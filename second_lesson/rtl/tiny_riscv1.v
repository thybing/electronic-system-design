==> flow/design.v <==
`timescale 1ns/100ps
module tiny_riscv1(
  input clk,
  input rstn,
  output        imem_rd,
  output [31:0] imem_addr,
  input  [31:0] imem_rdata,
  output        dmem_wr,
  output [31:0] dmem_waddr,
  output [31:0] dmem_wdata,
  output        dmem_rd,
  output [31:0] dmem_raddr,
  input  [31:0] dmem_rdata
);
  localparam [31:0] RESETVEC = 32'h0000_0000;
  localparam [31:0] NOP = 32'h0000_0013;   
  localparam [6:0]  OP_LUI = 7'b0110111,   
                    OP_JAL = 7'b1101111,   
                    OP_BRANCH = 7'b1100011,   
                    OP_LOAD = 7'b0000011,   
                    OP_STORE = 7'b0100011,   
                    OP_ARITHI = 7'b0010011,   
                    OP_ARITHR = 7'b0110011;   
  localparam [2:0]  OP_BRANCH_BEQ  = 3'b000;      
  localparam [2:0]  OP_ARITH_ADD   = 3'b000, 
                    OP_ARITH_SLT   = 3'b010,
                    OP_ARITH_SLL   = 3'b001,
                    OP_ARITH_SRL   = 3'b101;       
  reg  [31:0] fetch_pc;
  reg  [31:0] regs     [31:1];
  wire [31:0] reg_rdata1, reg_rdata2;
  wire pc_stall;
  reg if_stall;
  wire ex_reg_update;
  wire [ 4:0] ex_reg_destsel;
  wire [31:0] ex_reg_wdata;
  wire ex_dmem_update;
  wire [31:0] ex_dmem_wdata;
  reg  [31:0] if_pc;
  always @(posedge clk or negedge rstn) 
  begin
    if (!rstn) 
      if_pc <= RESETVEC;
    else  
      if_pc <= fetch_pc;
  end
  wire [31:0] if_insn;
  assign if_insn    =  if_stall ? NOP : imem_rdata;       
  reg [31:0] imm;
  always @* 
  begin
    case (if_insn[6:0])
      OP_LUI: imm = {if_insn[31:12], 12'd0};   
      OP_JAL: imm = {{12{if_insn[31]}}, if_insn[19:12], if_insn[20], if_insn[30:21], 1'b0};   
      OP_BRANCH: imm = {{20{if_insn[31]}}, if_insn[7], if_insn[30:25], if_insn[11:8], 1'b0};   
      OP_LOAD: imm = {{20{if_insn[31]}}, if_insn[31:20]};   
      OP_STORE: imm = {{20{if_insn[31]}}, if_insn[31:25], if_insn[11:7]};   
      OP_ARITHI: imm = {{20{if_insn[31]}}, if_insn[31:20]};  
      OP_ARITHR: imm = 'd0;   
      default: imm = 'd0;
    endcase
  end
  wire [4:0] if_src1_sel, if_src2_sel;
  assign if_src1_sel = if_insn[19:15];
  assign if_src2_sel = if_insn[24:20];
  assign reg_rdata1  =  (if_src1_sel == 5'h0) ? 32'h0 : 
        ((ex_reg_update && (if_src1_sel == ex_reg_destsel))? ex_reg_wdata : regs[if_src1_sel]);
  assign reg_rdata2  =  (if_src2_sel == 5'h0) ? 32'h0 :
        ((ex_reg_update && (if_src2_sel == ex_reg_destsel))? ex_reg_wdata : regs[if_src2_sel]);
  reg [31:0] if_alu_oprand1;
  reg [31:0] if_alu_oprand2;
  always @* 
  begin
    case (if_insn[6:0])
      OP_LUI:   if_alu_oprand1 = 'd0;
      default: if_alu_oprand1 = reg_rdata1;
    endcase
  end
  always @* 
  begin
    case (if_insn[6:0])
      OP_ARITHI, OP_STORE, OP_LUI:         if_alu_oprand2 = imm;
      OP_ARITHR, OP_BRANCH:                if_alu_oprand2 = reg_rdata2;
      default: if_alu_oprand2 = 'd0;
    endcase
  end
  assign dmem_raddr = reg_rdata1 + imm;
  assign dmem_rd    = (if_insn[6:0] == OP_LOAD);
  reg     [31:0] ex_insn;
  reg     [31:0] ex_imm;
  wire    [ 2:0] ex_insn_func3;
  reg     [31:0] ex_alu_oprand1;
  reg     [31:0] ex_alu_oprand2;
  reg     [31:0] ex_reg_rdata2;      
  wire    [31:0] ex_memaddr;
  reg     [31:0] ex_pc;
  always @(posedge clk or negedge rstn)
  begin
    if (!rstn) begin
      ex_imm         <= 32'h0;
      ex_alu_oprand1 <= 32'h0;
      ex_alu_oprand2 <= 32'h0;
      ex_reg_rdata2  <= 32'h0;
      ex_pc          <= RESETVEC;
      ex_insn        <= NOP;
    end else begin
      ex_imm         <= imm;
      ex_alu_oprand1 <= if_alu_oprand1;
      ex_alu_oprand2 <= if_alu_oprand2;
      ex_reg_rdata2  <= reg_rdata2;
      ex_pc          <= if_pc;
      ex_insn        <= if_insn;
    end
  end
  assign ex_insn_func3 = ex_insn[14:12];
  reg [31:0] alu_ret;
  always @* 
  begin
    case (ex_insn[6:0])
      OP_LUI, OP_STORE: 
                        alu_ret = ex_alu_oprand1 + ex_alu_oprand2;
      OP_ARITHI:  case (ex_insn[14:12])
        OP_ARITH_ADD:   alu_ret = ex_alu_oprand1 + ex_alu_oprand2;
        default:        alu_ret = 'd0;
      endcase
      OP_ARITHR:  case (ex_insn[14:12])
        OP_ARITH_ADD:   alu_ret = ex_alu_oprand1 + ex_alu_oprand2;
        OP_ARITH_SLT:   alu_ret = ($signed(ex_alu_oprand1) < $signed(ex_alu_oprand2))? 'd1 : 'd0;
        OP_ARITH_SLL:   alu_ret = ex_alu_oprand1 << ex_alu_oprand2;
        OP_ARITH_SRL:   alu_ret = ex_alu_oprand1 >> ex_alu_oprand2;
        default:        alu_ret = 'd0;
      endcase
      OP_BRANCH:  case (ex_insn[14:12])
        OP_BRANCH_BEQ:    alu_ret = (ex_alu_oprand1 == ex_alu_oprand2)? 'd1 : 'd0;
        default:        alu_ret = 'd0;
      endcase
      default:          alu_ret = 'd0;
    endcase
  end
  reg [31:0] next_pc;
  always @* 
  begin
    if (ex_insn[6:0] == OP_JAL)
      next_pc = ex_pc + ex_imm;
    else if (ex_insn[6:0] == OP_BRANCH)
      next_pc = alu_ret[0]? (ex_pc + ex_imm): (ex_pc + 'd4);
    else 
      next_pc = (fetch_pc + 'd4);
  end
  assign ex_reg_destsel = ex_insn[11:7];
  assign ex_reg_update  = (ex_insn[6:0] == OP_LUI) || (ex_insn[6:0] == OP_LOAD) 
                         || (ex_insn[6:0] == OP_ARITHI) || (ex_insn[6:0] == OP_ARITHR) 
                         || (ex_insn[6:0] == OP_JAL);
  assign ex_reg_wdata   = (ex_insn[6:0] == OP_LOAD)? dmem_rdata : 
                          ((ex_insn[6:0] == OP_JAL)? (ex_pc + 'd4) : alu_ret);
  assign ex_dmem_update = (ex_insn[6:0] == OP_STORE); 
  assign ex_dmem_wdata  = ex_reg_rdata2;
  always @(posedge clk or negedge rstn) 
  begin
    if (!rstn)
      fetch_pc <= RESETVEC;
    else if (~pc_stall)
      fetch_pc <= {next_pc[31:1], 1'b0};
  end
  assign imem_rd = 1'b1;
  assign imem_addr = fetch_pc;
  assign dmem_waddr = alu_ret;
  assign dmem_wr    = ex_dmem_update;
  assign dmem_wdata = ex_dmem_wdata;
  integer        i;
  always @(posedge clk or negedge rstn) 
  begin
    if (!rstn) begin
      for (i = 1; i < 32; i = i + 1)  regs[i] <= 32'h0;
    end else if (ex_reg_update) begin
      regs[ex_reg_destsel] <= ex_reg_wdata;
    end
  end
  assign pc_stall = (if_insn[6:0] == OP_BRANCH) || (if_insn[6:0] == OP_JAL)
                       || (if_insn[6:0] == OP_LOAD) || (if_insn[6:0] == OP_STORE);
  always @(posedge clk or negedge rstn) 
  begin
    if (!rstn) begin
      if_stall <= 1'b0;
    end else begin
      if_stall <= (if_insn[6:0] == OP_BRANCH) || (if_insn[6:0] == OP_JAL)
                       || (if_insn[6:0] == OP_LOAD) || (if_insn[6:0] == OP_STORE)
                       || (ex_insn[6:0] == OP_BRANCH) || (ex_insn[6:0] == OP_JAL);
    end
  end
endmodule
==> Step by step through the tools: tiny_riscv1 <==
The steps from the RTL of tiny_riscv1 to its reports follow in flow order.
Line numbers count from 1 in the design file above.
Cell names lack the library's common part.
{ "inputs": {"top": "tiny_riscv1", "clk_port": "clk", "library": "sky130hd", "pvt_corner": "tt_025C_1v80"} }

==> Word level <==
Yosys after proc, flatten, opt, wreduce and memory -nomap, before mapping. Print and check cells are not counted. Equal cells are merged and count once.
{ "word_totals": {"regBits": 1229, "input_bits": 66, "out_inout_bits": 131, "wordCells": 231} }
{ "classes": {"n_addsub": 5, "cmp": 1, "n_eq": 113, "shift": 2, "muxes": 21, "reduce_and_logical": 49} }
{ "ops": {"columns": ["cell", "n"], "rows": [
  ["32-bit case mux with 31-bit select", 2],
  ["32-bit two-way mux", 12],
  ["32-bit case mux with 4-bit select", 2],
  ["5-bit equality test with constant B", 48],
  ["32-bit case mux with 5-bit select", 1],
  ["5-bit by 4-bit equality test with 1-bit output with constant B", 24],
  ["32-bit adder", 3],
  ["32-bit by 3-bit adder with 32-bit output with constant B", 2],
  ["32-bit case mux with 2-bit select", 1],
  ["2-bit AND reduction", 31],
  ["5-bit by 3-bit equality test with 1-bit output with constant B", 12],
  ["7-bit by 6-bit equality test with 1-bit output with constant B", 6],
  ["32-bit less-than comparator", 1],
  ["32-bit equality test", 1],
  ["32-bit by 32-bit left shift with 32-bit output", 1],
  ["32-bit by 32-bit right shift with 32-bit output", 1],
  ["5-bit by 2-bit equality test with 1-bit output with constant B", 6],
  ["7-bit equality test with constant B", 4],
  ["5-bit by 1-bit equality test with 1-bit output with constant B", 3],
  ["7-bit by 2-bit equality test with 1-bit output with constant B", 2],
  ["7-bit by 5-bit equality test with 1-bit output with constant B", 2],
  ["5-bit equality test", 2],
  ["5-bit zero test", 2],
  ["1-bit logical OR", 9],
  ["2-bit OR reduction", 3],
  ["3-bit by 1-bit equality test with 1-bit output with constant B", 1],
  ["3-bit by 2-bit equality test with 1-bit output with constant B", 1],
  ["3-bit equality test with constant B", 1]
]} }
Other operator kinds: 4; their cells: 7.

==> Logic depth <==
Depth = most cells in a row (Yosys ltp): at word level without a register or memory, in the mapped netlist without a sequential cell, where the memories' decode and read muxes count.
{ "logic_depth": {"word_depth": 9, "ABC_AREA": 0, "depth_mapped": 29, "depth_no_buf": 26} }

==> Synthesis result <==
Source: synth_stat.txt of the flow (Yosys; design flattened, memories mapped). It holds for the ABC_AREA given above (unset counts as 0); a run with the other value may have another netlist.
{ "types": {"columns": ["type", "n", "area_total_um2"], "rows": [
  ["dfrtp_1", 1225, 30654.4],
  ["o21ai_0", 1038, 5.19E+03],
  ["nand2_1", 1200, 4504.32],
  ["a22oi_1", 365, 2.74E+03],
  ["a22o_1", 262, 2.29E+03],
  ["a221oi_1", 256, 2242.15],
  ["clkbuf_1", 520, 1.95E+03],
  ["ha_1", 126, 1.58E+03],
  ["nor2_1", 378, 1.42E+03],
  ["mux4_2", 61, 1.37E+03],
  ["mux2_2", 109, 1.23E+03],
  ["nand4_1", 162, 1.01E+03],
  ["a21oi_1", 192, 960.922],
  ["a222oi_1", 85, 850.816],
  ["xnor2_1", 88, 770.739],
  ["nand3_1", 136, 680.653],
  ["nor3_1", 90, 450.432],
  ["a21o_1", 57, 427.91]
]} }
Not listed: further types 80, cells in them 816.
{ "synth_totals": {"cell_count": 7166, "synth_area_um2": 66087.1, "seqArea_um2": 30733.2, "ffs": 1228, "n_buf": 611} }

==> Worst setup path after synthesis <==
Path of least setup slack by OpenSTA after synthesis, without wires, with an ideal clock, recovery checks aside; 20% of the period is set as input and as output delay. Where synthesis merged equal registers, the netlist keeps one of their names.
{ "synth_path": {"kind": "reg-to-output", "startpoint": "reg ex_alu_oprand2[2]", "endpoint": "out dmem_raddr[30]", "clock_period_ns": 7.69, "output_delay_ns": 1.538, "t_first_pin_ns": 0.000, "t_arrival_ns": 6.156, "required_time_ns": 6.152, "setup_slack_ns": -0.004, "path_delay_ns": 6.156, "driving_pins": 30, "path_buffers": 4, "period_less_setup_slack_ns": 7.694} }
"path_delay_ns" is the arrival time less input delay plus setup time.
A path that ends at an output port has no setup time.
"driving_pins" counts driving pins, that of a launching flip-flop among them; a cell with two outputs on the path counts twice.
"period_less_setup_slack_ns" is the clock period less the worst setup slack; recovery checks do not enter. This is arithmetic on one report: input and output delays are still those of the set period (20% each).
The rows between start and end are the longest chain of elaborated cells between them; the timing report does not say that the signal goes this way. Where chains are equally long, one stands for them.
A line is the first line of the expression or statement that the cell stems from. Yosys adds cells for indexed reads and writes and turns some case tables into memories.
{ "synth_via": {"cell_sequence": "dfrtp_1 clkbuf_1 inv_2 buf_1 clkbuf_1 ha_1 o21ai_0 a21oi_1 o21ai_0 a21oi_1 o311a_1 or4b_1 a31oi_2 nor2_4 inv_2 buf_2 o311a_1 ha_1 fa_1 a21o_1 a21oi_1 nand2b_1 a211oi_1 o21ai_0 a31oi_1 a31oi_1 a41o_1 o21ai_0 a21oi_1 xnor2_1", "elab_chain_cells": 9, "cells_between": 16, "classes_between": "add/sub: 2; compare: 1; eq/ne: 1; shift: 2; mux: 10"} }
{ "synth_lines": {"columns": ["element", "line_no", "rtl"], "rows": [
  ["start, declared", 93, "reg     [31:0] ex_alu_oprand2;"],
  ["start, assigned", 102, "ex_alu_oprand2 <= 32'h0;"],
  ["start, assigned", 109, "ex_alu_oprand2 <= if_alu_oprand2;"],
  ["32-bit less-than comparator", 128, "OP_ARITH_SLT:   alu_ret = ($signed(ex_alu_oprand1) < $signed(ex_alu_oprand2))? 'd1 : 'd0;"],
  ["1-bit two-way mux", 128, null],
  ["32-bit case mux with 4-bit select", 126, "OP_ARITHR:  case (ex_insn[14:12])"],
  ["32-bit case mux with 4-bit select", 119, "case (ex_insn[6:0])"],
  ["32-bit two-way mux", 155, "((ex_insn[6:0] == OP_JAL)? (ex_pc + 'd4) : alu_ret);"],
  ["32-bit two-way mux", 154, "assign ex_reg_wdata   = (ex_insn[6:0] == OP_LOAD)? dmem_rdata :"],
  ["32-bit two-way mux", 67, "((ex_reg_update && (if_src1_sel == ex_reg_destsel))? ex_reg_wdata : regs[if_src1_sel]);"],
  ["32-bit two-way mux", 66, "assign reg_rdata1  =  (if_src1_sel == 5'h0) ? 32'h0 :"],
  ["32-bit adder", 87, "assign dmem_raddr = reg_rdata1 + imm;"],
  ["end, declared", 12, "output [31:0] dmem_raddr,"]
]} }
Nets of the timed path that keep an RTL name, with a line that drives or declares them; the list need not be complete.
{ "synth_named_nets": {"columns": ["signal", "line_no"], "rows": [
  ["dmem_waddr[0]", 119]
]} }

==> Timing after layout <==
Path of least setup slack in the final report of job 2 (OpenROAD, finished layout, wires in). Where an end is a register, its clock arrival counts in the times.
{ "layout_path": {"kind": "input-to-output", "startpoint": "in imem_rdata[16]", "endpoint": "out dmem_raddr[30]", "clock_period_ns": 10.5, "input_delay_ns": 2.10, "output_delay_ns": 2.10, "t_first_pin_ns": 2.10, "t_arrival_ns": 8.33, "required_time_ns": 8.40, "setup_slack_ns": 0.07, "driving_pins": 25, "path_buffers": 8} }
The rows between start and end are the longest chain of elaborated cells between them; the timing report does not say that the signal goes this way. Where chains are equally long, one stands for them.
{ "layout_via": {"cell_sequence": "clkdlybuf4s50_1 buf_12 nor2_1 nand2_1 buf_4 nor2_4 buf_4 a221oi_1 nand3_1 nor4_1 clkbuf_2 a211oi_1 ha_1 buf_4 a21oi_1 o21ai_0 o21ai_1 a31oi_1 buf_4 a31oi_1 a41o_2 o21ai_0 a21oi_1 xnor2_1 clkdlybuf4s50_1", "elab_chain_cells": 6, "cells_between": 40, "classes_between": "add/sub: 1; eq/ne: 32; mux: 5; reduce/logical: 2"} }
{ "layout_lines": {"columns": ["element", "line_no", "rtl"], "rows": [
  ["start, declared", 7, "input  [31:0] imem_rdata,"],
  ["32-bit two-way mux", 48, "assign if_insn    =  if_stall ? NOP : imem_rdata;"],
  ["5-bit equality test", 67, "((ex_reg_update && (if_src1_sel == ex_reg_destsel))? ex_reg_wdata : regs[if_src1_sel]);"],
  ["32-bit case mux with 31-bit select", 67, null],
  ["32-bit two-way mux", 67, null],
  ["32-bit two-way mux", 66, "assign reg_rdata1  =  (if_src1_sel == 5'h0) ? 32'h0 :"],
  ["32-bit adder", 87, "assign dmem_raddr = reg_rdata1 + imm;"],
  ["end, declared", 12, "output [31:0] dmem_raddr,"]
]} }

Ticket comment

Below are 2 stored runs of the flow (Yosys, OpenROAD; platform sky130hd) on tiny_riscv1, each with its settings and what was measured, unordered. Constraints: input delay and output delay 20% of the set period each, output load 0.01 pF.
"time used up by the worst setup path" = time allowed to the worst setup path (clock period - input delay - output delay, where it has them) - its slack; a late launch clock adds to it, a late capture clock takes from it.
"total power after layout" rests on the timing tool's default activity at the inputs, not on a simulated workload.

==> job 1: settings <==
{ "period_ns": 9.78, "CORE_UTILIZATION": 58, "SETUP_SLACK_MARGIN": 1.57, "PLACE_DENSITY_LB_ADDON": 0.03, "CORE_MARGIN": 8, "CELL_PAD_IN_SITES_DETAIL_PLACEMENT": 1, "MIN_ROUTING_LAYER": "met1", "CAP_MARGIN": 20, "SLEW_MARGIN": 20 }
==> job 1: results <==
no final report: routing broke off with GRT-0232

==> job 2: settings <==
{ "period_ns": 10.5, "CORE_UTILIZATION": 30, "PLACE_DENSITY_LB_ADDON": 0.18, "CORE_MARGIN": 10, "CELL_PAD_IN_SITES_GLOBAL_PLACEMENT": 0, "CELL_PAD_IN_SITES_DETAIL_PLACEMENT": 0, "CAP_MARGIN": 30, "SLEW_MARGIN": 20 }
==> job 2: results <==
cell area after synthesis: 66,087.1 µm²
area inside the die boundary: 239,463.0 µm²
final design utilization: 36.1%
worst setup slack after layout: 0.072 ns
setup TNS: 0.000 ns
lowest hold slack: 0.344 ns
total power after layout: 14.978 mW
time used up by the worst setup path: 6.23 ns
worst path kind: input-to-output
